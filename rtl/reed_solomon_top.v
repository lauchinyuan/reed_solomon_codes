==> flow/design.v <==
`timescale 1ns / 1ps
module gf2_8_add(
        input wire [7:0]    A   ,   
        input wire [7:0]    B   ,   
        output wire[7:0]    S       
    );
    assign S = A ^ B;
endmodule
`timescale 1ns / 1ps
module gf2_8_mul(
        input wire [7:0]    A   ,   
        input wire [7:0]    B   ,   
        output wire[7:0]    P       
    );
    wire [14:0]  t_reg       ;   
    assign t_reg[0]  = (A[0] & B[0]); 
    assign t_reg[1]  = (A[0] & B[1]) ^ (A[1] & B[0]);
    assign t_reg[2]  = (A[0] & B[2]) ^ (A[1] & B[1]) ^ (A[2] & B[0]);
    assign t_reg[3]  = (A[0] & B[3]) ^ (A[1] & B[2]) ^ (A[2] & B[1]) ^ (A[3] & B[0]);
    assign t_reg[4]  = (A[0] & B[4]) ^ (A[1] & B[3]) ^ (A[2] & B[2]) ^ (A[3] & B[1]) ^ (A[4] & B[0]);
    assign t_reg[5]  = (A[0] & B[5]) ^ (A[1] & B[4]) ^ (A[2] & B[3]) ^ (A[3] & B[2]) ^ (A[4] & B[1]) ^ (A[5] & B[0]); 
    assign t_reg[6]  = (A[0] & B[6]) ^ (A[1] & B[5]) ^ (A[2] & B[4]) ^ (A[3] & B[3]) ^ (A[4] & B[2]) ^ (A[5] & B[1]) ^ (A[6] & B[0]);
    assign t_reg[7]  = (A[0] & B[7]) ^ (A[1] & B[6]) ^ (A[2] & B[5]) ^ (A[3] & B[4]) ^ (A[4] & B[3]) ^ (A[5] & B[2]) ^ (A[6] & B[1]) ^ (A[7] & B[0]);
    assign t_reg[8]  = (A[1] & B[7]) ^ (A[2] & B[6]) ^ (A[3] & B[5]) ^ (A[4] & B[4]) ^ (A[5] & B[3]) ^ (A[6] & B[2]) ^ (A[7] & B[1]);
    assign t_reg[9]  = (A[2] & B[7]) ^ (A[3] & B[6]) ^ (A[4] & B[5]) ^ (A[5] & B[4]) ^ (A[6] & B[3]) ^ (A[7] & B[2]);
    assign t_reg[10] = (A[3] & B[7]) ^ (A[4] & B[6]) ^ (A[5] & B[5]) ^ (A[6] & B[4]) ^ (A[7] & B[3]);
    assign t_reg[11] = (A[4] & B[7]) ^ (A[5] & B[6]) ^ (A[6] & B[5]) ^ (A[7] & B[4]);
    assign t_reg[12] = (A[5] & B[7]) ^ (A[6] & B[6]) ^ (A[7] & B[5]);
    assign t_reg[13] = (A[6] & B[7]) ^ (A[7] & B[6]);
    assign t_reg[14] = (A[7] & B[7]);
    assign P[0] = t_reg[0] ^ t_reg[8]  ^ t_reg[12] ^ t_reg[13] ^ t_reg[14];
    assign P[1] = t_reg[1] ^ t_reg[9]  ^ t_reg[13] ^ t_reg[14]            ;
    assign P[2] = t_reg[2] ^ t_reg[8]  ^ t_reg[10] ^ t_reg[12] ^ t_reg[13];
    assign P[3] = t_reg[3] ^ t_reg[8]  ^ t_reg[9]  ^ t_reg[11] ^ t_reg[12];
    assign P[4] = t_reg[4] ^ t_reg[8]  ^ t_reg[9]  ^ t_reg[10] ^ t_reg[14];
    assign P[5] = t_reg[5] ^ t_reg[9]  ^ t_reg[10] ^ t_reg[11]            ;
    assign P[6] = t_reg[6] ^ t_reg[10] ^ t_reg[11] ^ t_reg[12]            ;
    assign P[7] = t_reg[7] ^ t_reg[11] ^ t_reg[12] ^ t_reg[13]            ;
endmodule
`timescale 1ns / 1ps
module reed_solomon_decoder(
        input wire          clk         ,  
        input wire          rst_n       ,  
        input wire  [7:0]   data_in     ,  
        output wire [7:0]   encode_out     
    );
    wire [7:0] feedback     ;
    wire [7:0] g  [31:0]    ;
    wire [7:0] s  [31:0]    ;
    wire [7:0] r_q [31:0]   ;
    reg [7:0] cnt          ;
    parameter ALPHA_18  =   8'h2d,
              ALPHA_251 =   8'hd8,
              ALPHA_215 =   8'hef,
              ALPHA_28  =   8'h18,
              ALPHA_80  =   8'hfd,
              ALPHA_107 =   8'h68,
              ALPHA_248 =   8'h1b,
              ALPHA_53  =   8'h28,
              ALPHA_84  =   8'h6b,
              ALPHA_194 =   8'h32,
              ALPHA_91  =   8'ha3,
              ALPHA_59  =   8'hd2,
              ALPHA_176 =   8'he3,
              ALPHA_99  =   8'h86,
              ALPHA_203 =   8'he0,
              ALPHA_137 =   8'h9e,
              ALPHA_43  =   8'h77,
              ALPHA_104 =   8'h0d,
              ALPHA_0   =   8'h01,
              ALPHA_44  =   8'hee,
              ALPHA_149 =   8'ha4,
              ALPHA_148 =   8'h52,
              ALPHA_218 =   8'h2b,
              ALPHA_75  =   8'h0f,
              ALPHA_11  =   8'he8,
              ALPHA_173 =   8'hf6,
              ALPHA_254 =   8'h8e,
              ALPHA_109 =   8'hbd,
              ALPHA_8   =   8'h1d;
    always @ (posedge clk or negedge rst_n) begin
        if(rst_n == 1'b0) begin
            cnt <= 8'b0;
        end else if(cnt == 8'd255) begin
            cnt <= 8'b0;
        end else begin
            cnt <= cnt + 8'd1;
        end
    end
    gf2_8_mul gf2_8_mul_0(
        .A   (feedback),  
        .B   (ALPHA_18),  
        .P   (g[0])   
    );
    gf2_8_mul gf2_8_mul_1(
        .A   (feedback),  
        .B   (ALPHA_251),  
        .P   (g[1])   
    );
    gf2_8_mul gf2_8_mul_2(
        .A   (feedback),  
        .B   (ALPHA_215),  
        .P   (g[2])   
    );
    gf2_8_mul gf2_8_mul_3(
        .A   (feedback),  
        .B   (ALPHA_28),  
        .P   (g[3])   
    );
    gf2_8_mul gf2_8_mul_4(
        .A   (feedback),  
        .B   (ALPHA_80),  
        .P   (g[4])   
    );
    gf2_8_mul gf2_8_mul_5(
        .A   (feedback),  
        .B   (ALPHA_107),  
        .P   (g[5])   
    );
    gf2_8_mul gf2_8_mul_6(
        .A   (feedback),  
        .B   (ALPHA_248),  
        .P   (g[6])   
    );
    gf2_8_mul gf2_8_mul_7(
        .A   (feedback),  
        .B   (ALPHA_53),  
        .P   (g[7])   
    );
    gf2_8_mul gf2_8_mul_8(
        .A   (feedback),  
        .B   (ALPHA_84),  
        .P   (g[8])   
    );
    gf2_8_mul gf2_8_mul_9(
        .A   (feedback),  
        .B   (ALPHA_194),  
        .P   (g[9])   
    );
    gf2_8_mul gf2_8_mul_10(
        .A   (feedback),  
        .B   (ALPHA_91),  
        .P   (g[10])   
    );
    gf2_8_mul gf2_8_mul_11(
        .A   (feedback),  
        .B   (ALPHA_59),  
        .P   (g[11])   
    );
    gf2_8_mul gf2_8_mul_12(
        .A   (feedback),  
        .B   (ALPHA_176),  
        .P   (g[12])   
    );
    gf2_8_mul gf2_8_mul_13(
        .A   (feedback),  
        .B   (ALPHA_99),  
        .P   (g[13])   
    );
    gf2_8_mul gf2_8_mul_14(
        .A   (feedback),  
        .B   (ALPHA_203),  
        .P   (g[14])   
    );
    gf2_8_mul gf2_8_mul_15(
        .A   (feedback),  
        .B   (ALPHA_137),  
        .P   (g[15])   
    );
    gf2_8_mul gf2_8_mul_16(
        .A   (feedback),  
        .B   (ALPHA_43),  
        .P   (g[16])   
    );
    gf2_8_mul gf2_8_mul_17(
        .A   (feedback),  
        .B   (ALPHA_104),  
        .P   (g[17])   
    );
    gf2_8_mul gf2_8_mul_18(
        .A   (feedback),  
        .B   (ALPHA_137),  
        .P   (g[18])   
    );
    gf2_8_mul gf2_8_mul_19(
        .A   (feedback),  
        .B   (ALPHA_0),  
        .P   (g[19])   
    );
    gf2_8_mul gf2_8_mul_20(
        .A   (feedback),  
        .B   (ALPHA_44),  
        .P   (g[20])   
    );
    gf2_8_mul gf2_8_mul_21(
        .A   (feedback),  
        .B   (ALPHA_149),  
        .P   (g[21])   
    );
    gf2_8_mul gf2_8_mul_22(
        .A   (feedback),  
        .B   (ALPHA_148),  
        .P   (g[22])   
    );
    gf2_8_mul gf2_8_mul_23(
        .A   (feedback),  
        .B   (ALPHA_218),  
        .P   (g[23])   
    );
    gf2_8_mul gf2_8_mul_24(
        .A   (feedback),  
        .B   (ALPHA_75),  
        .P   (g[24])   
    );
    gf2_8_mul gf2_8_mul_25(
        .A   (feedback),  
        .B   (ALPHA_11),  
        .P   (g[25])   
    );
    gf2_8_mul gf2_8_mul_26(
        .A   (feedback),  
        .B   (ALPHA_173),  
        .P   (g[26])   
    );
    gf2_8_mul gf2_8_mul_27(
        .A   (feedback),  
        .B   (ALPHA_254),  
        .P   (g[27])   
    );
    gf2_8_mul gf2_8_mul_28(
        .A   (feedback),  
        .B   (ALPHA_194),  
        .P   (g[28])   
    );
    gf2_8_mul gf2_8_mul_29(
        .A   (feedback),  
        .B   (ALPHA_109),  
        .P   (g[29])   
    );
    gf2_8_mul gf2_8_mul_30(
        .A   (feedback),  
        .B   (ALPHA_8),  
        .P   (g[30])   
    );
    gf2_8_mul gf2_8_mul_31(
        .A   (feedback),  
        .B   (ALPHA_11),  
        .P   (g[31])   
    );
    genvar i;
    generate
        for(i=0;i<=30;i=i+1) begin: adder_inst
            gf2_8_add gf2_8_add_inst_i(
                .A   (g[i+1]),   
                .B   (r_q[i]),   
                .S   (s[i])      
            );
        end
    endgenerate
    gf2_8_add gf2_8_add_feedback_gen(
        .A   (r_q[31]),   
        .B   (data_in),   
        .S   (s[31]  )    
    );
    reg_8bit r0(
        .clk     (clk),
        .rst_n   (rst_n),
        .d_in    (g[0]),   
        .q_out   (r_q[0])  
    );
    generate
        for(i=1;i<=31;i=i+1) begin: reg_inst
            reg_8bit regi_inst(
                .clk     (clk),
                .rst_n   (rst_n),
                .d_in    (s[i-1]),   
                .q_out   (r_q[i])    
            );
        end
    endgenerate  
    assign feedback = (cnt <= 223)? data_in : 8'b0;
    assign encode_out = (cnt <= 223)? data_in: r_q[31];
endmodule
`timescale 1ns / 1ps
module reed_solomon_top(
        input wire          clk     ,
        input wire          rst_n   ,
        input wire [7:0]    data_in ,
        output wire[7:0]    code_out
    );
    reed_solomon_decoder reed_solomon_decoder_inst(
        .clk         (clk       ),  
        .rst_n       (rst_n     ),  
        .data_in     (data_in   ),  
        .encode_out  (code_out  )   
    );
endmodule
`timescale 1ns / 1ps
module reg_8bit(
        input   wire        clk     ,
        input   wire        rst_n   ,
        input   wire [7:0]  d_in    ,   
        output  reg  [7:0]  q_out       
    );
    always @ (posedge clk or negedge rst_n) begin
        if(rst_n == 1'b0) begin
            q_out <= 8'b0;
        end else begin
            q_out <= d_in;
        end
    end
endmodule
Reports on reed_solomon_top
Tool output for the design above, in the order of the flow.
Lines are those of the file above, counted from 1.
Library cell names are shortened.
Not given: -
- top: reed_solomon_top
- clock: clk
- standard-cell library: sky130hd
- corner: tt_025C_1v80

Word-level counts
Source: Yosys, flattened and elaborated. Widths are those after wreduce; folded enables and synchronous resets count as part of the registers. Registers that Yosys merges into a memory's read port (data or address) are not register bits. Print and check cells do not count. Equal cells are merged and count once.
- bits in registers: 264
- latch bits: 0
- bits in writable memories: 0
- ROM bits: 0
- noted clocked read ports x word width: 0
- memory cells: 0
- noted bits of input ports: 10
- output and inout bits: 8
- word-level cells at 786
- $add $sub $neg: 1
- multiply operators: 0
- divide/modulo/power cells: 0
- magnitude comparators: 1
- eq/ne operators at 1
- noted shift operators: 0
- mux-type cells at 3
- bitwise operators: 747
- noted reduce/logical cells: 0
- operator list (kind ; number):
    bitwise XOR 1 bit ; 716
    bitwise XOR 8 bit ; 31
    two-way mux 8 bit ; 3
    adder 8 x 1 -> 8 bit with constant B ; 1
    less-or-equal comparator 8 bit with constant B ; 1
    == test 8 bit with constant B ; 1

Logic depth
Yosys ltp: most cells in a row. Word level: on the elaborated netlist, between registers, memories and ports. Mapped: between sequential cells and ports; inverters and the memories' decode and read muxes count.
- depth after elaboration: 12
- ABC_AREA at 0
- mapped depth: 8
- depth with buffers taken out at 5

Netlist
Source: synth_stat.txt of the flow (Yosys; design flattened, memories mapped). It holds for the ABC_AREA given above (unset counts as 0); a run with the other value may have another netlist.
Totals and module areas in this step are rounded.
- cell types (cell type ; number ; total area (µm²)):
    dfrtp_1 ; 264 ; 6.61E+03
    xnor2_1 ; 232 ; 2.03E+03
    xor2_1 ; 159 ; 1.39E+03
    nand2_1 ; 116 ; 435.418
    nor2_1 ; 45 ; 168.912
    and2_1 ; 14 ; 87.584
    xor2_4 ; 3 ; 82.579
    nor3_1 ; 13 ; 65.062
    buf_1 ; 15 ; 56.304
    buf_2 ; 10 ; 50.048
    xor2_2 ; 3 ; 48.797
    xnor3_1 ; 2 ; 45.043
    buf_4 ; 5 ; 37.536
    nor3_2 ; 3 ; 30.029
    or2_2 ; 4 ; 25.024
    buf_6 ; 2 ; 22.522
    clkbuf_1 ; 6 ; 22.522
    mux2i_1 ; 2 ; 20.019
Not listed: further types 11, cells in them 17.
- mapped cells: 915
- mapped area at 11340 µm²
- sequential area at 6606 µm²
- noted flip-flops: 264
- buffers: 38
The figures by module come from a second, unflattened synthesis with its own total; it is not the netlist above.
- noted cell total of the unflattened synthesis: 5229
- area (unflattened synthesis) at 42160 µm²
Each row is one instance without its submodules.
- by module (module ; instances ; cells ; area (µm²) ; sequential area (µm²)):
    gf2_8_mul ; 32 ; 146 ; 1032 ; 0.0
    reg_8bit ; 32 ; 8 ; 200.2 ; 200.2
    gf2_8_add ; 31 ; 8 ; 70.1 ; 0.0
    reed_solomon_decoder ; 1 ; 53 ; 548.0 ; 200.2
    reed_solomon_top ; 1 ; 0 ; 0.0 ; 0.0

Worst setup path after synthesis
Path of least setup slack by OpenSTA after synthesis, without wires, with an ideal clock, recovery checks aside; 20% of the period is set as input and as output delay. Where synthesis merged equal registers, the netlist keeps one of their names.
- path kind: reg-to-output
- start point: reg reed_solomon_decoder_inst.cnt[5]
- end point: out code_out[0]
- period: 2.99 ns
- output delay at 0.598 ns
- time at the first pin at 0.000 ns
- arrival at 1.851 ns
- noted required time: 2.392 ns
- setup slack at 0.541 ns
- path delay at 1.851 ns
- stages at 8
- buffers on the path: 4
- synthesis period reached at 2.449 ns
"path delay" = arrival - input delay + setup time.
At an output port there is no setup time.
"stages": output pins that drive a net of the path, with the launching flip-flop's if there is one; two outputs of one cell count as two.
"synthesis period reached" is the clock period less the worst setup slack; recovery checks do not enter. This is arithmetic on one report: input and output delays are still those of the set period (20% each).
Between the ends stands the longest chain of elaborated cells between them, by number of cells; it is not shown to be the way that was timed. Of several equally long chains one is given.
A line is the first line of the expression or statement that the cell stems from. Yosys adds cells for indexed reads and writes and turns some case tables into memories.
At most two assigning lines are given for a register; there are more.
- cells stage by stage: dfrtp_1 -> and3_1 -> clkbuf_1 -> clkbuf_1 -> buf_1 -> buf_1 -> nand2_1 -> nand2_1
- noted cells in the longest elaborated chain: 2
- noted elaborated cells between the ends (all ways): 2
- classes of those cells: compare: 1; mux: 1
- ends and longest elaborated chain, after synthesis (what ; RTL line ; text):
    from (decl) ; 51 ; reg [7:0] cnt          ;
    from (assign) ; 83 ; cnt <= 8'b0;
    from (assign) ; 87 ; cnt <= cnt + 8'd1;
    less-or-equal comparator 8 bit ; 282 ; assign encode_out = (cnt <= 223)? data_in: r_q[31];
    two-way mux 8 bit ; 282 ;
    to (decl) ; 289 ; output wire[7:0]    code_out

Worst path after layout
Path of least setup slack in the final report of run 1 (OpenROAD, finished layout, wires in). Where an end is a register, its clock arrival counts in the times.
- path kind: input-to-reg
- start point: in data_in[7]
- end point: reg reed_solomon_decoder_inst.reg_inst[26].regi_inst.q_out[1]
- period: 2.38 ns
- external input delay: 0.48 ns
- library setup time: 0.07 ns
- time at the first pin at 0.48 ns
- arrival at 2.73 ns
- noted required time: 2.83 ns
- setup slack at 0.10 ns
- stages at 8
- buffers on the path: 3
Between the ends stands the longest chain of elaborated cells between them, by number of cells; it is not shown to be the way that was timed. Of several equally long chains one is given.
- cells stage by stage: clkdlybuf4s50_1 -> buf_12 -> xor2_1 -> xnor2_1 -> xnor2_1 -> mux2i_1 -> buf_4 -> xor2_1
- noted cells in the longest elaborated chain: 6
- noted elaborated cells between the ends (all ways): 7
- classes of those cells: mux: 1; logic: 6
- ends and longest elaborated chain, post-layout (what ; RTL line ; text):
    from (decl) ; 288 ; input wire [7:0]    data_in ,
    two-way mux 8 bit ; 281 ; assign feedback = (cnt <= 223)? data_in : 8'b0;
    bitwise XOR 1 bit ; 25 ; assign t_reg[9]  = (A[2] & B[7]) ^ (A[3] & B[6]) ^ (A[4] & B[5]) ^ (A[5] & B[4]) ^ (A[6] & B[3]) ^ (A[7] & B[2 ...
    bitwise XOR 1 bit (3 in a row) ; 32 ; assign P[1] = t_reg[1] ^ t_reg[9]  ^ t_reg[13] ^ t_reg[14]            ;
    bitwise XOR 8 bit ; 7 ; assign S = A ^ B;
    to (assign) ; 307 ; q_out <= 8'b0;
    to (assign) ; 309 ; q_out <= d_in;
    to (decl) ; 303 ; output  reg  [7:0]  q_out

FLOW RESULTS
============

Settings and measured results of 2 stored flow runs for module reed_solomon_top (sky130hd), not sorted in any way. The constraints put input and output delay at 20% of the set period each and load the outputs with 0.01 pF.
"achieved period" = clock period - worst setup slack. The figure is calculated, with input and output delays left at 20% of the set period.
"allowed time less slack (worst setup path)": the worst setup path's part of the clock period (all of it between registers, 20% less for each end at a port) less its slack. A launch clock that arrives late makes it longer, a capture clock that arrives late makes it shorter.
"total power of the final layout": no workload was simulated; the value follows from the tool's default switching activity.
Measured values are rounded.

Run 1
Settings were period_ns = 2.38; CORE_UTILIZATION = 35; PLACE_DENSITY = 0.91; CORE_MARGIN = 5; CELL_PAD_IN_SITES_GLOBAL_PLACEMENT = 2; CELL_PAD_IN_SITES_DETAIL_PLACEMENT = 1; TNS_END_PERCENT = 15; ABC_AREA = 0; GPL_ROUTABILITY_DRIVEN = 0; CTS_CLUSTER_SIZE = 11; CTS_CLUSTER_DIAMETER = 288; CAP_MARGIN = 10; SLEW_MARGIN = 15; MIN_ROUTING_LAYER = met1; MAX_ROUTING_LAYER = met4
- area of the standard cells in the finished layout: 14240 µm²
- allowed time less slack (worst setup path): 1.80 ns
- critical path kind: input-to-reg
- total power of the final layout: 16250 µW
- noted the worst hold slack after layout: 0.430 ns
- area of the synthesized netlist: 11340 µm²
- noted the utilization in the final report: 44.1%
- achieved period at 2.276 ns
- noted the total negative slack: 0.000 ns
- worst slack on setup checks at 0.104 ns
- area of the die at 36100 µm²

Run 2
Settings were period_ns = 2.53; CORE_UTILIZATION = 45; SETUP_SLACK_MARGIN = 0.08; PLACE_DENSITY_LB_ADDON = 0.06; HOLD_SLACK_MARGIN = -0.08; CORE_MARGIN = 3; ABC_AREA = 0; GPL_TIMING_DRIVEN = 0; GPL_ROUTABILITY_DRIVEN = 0; CAP_MARGIN = 25; MIN_ROUTING_LAYER = met2; SLEW_MARGIN = 20
- area of the standard cells in the finished layout: 13330 µm²
- allowed time less slack (worst setup path): 2.49 ns
- critical path kind: reg-to-reg
- total power of the final layout: 15780 µW
- noted the worst hold slack after layout: 0.385 ns
- area of the synthesized netlist: 11340 µm²
- noted the utilization in the final report: 54.4%
- achieved period at 2.493 ns
- noted the total negative slack: 0.000 ns
- worst slack on setup checks at 0.037 ns
- area of the die at 27140 µm²
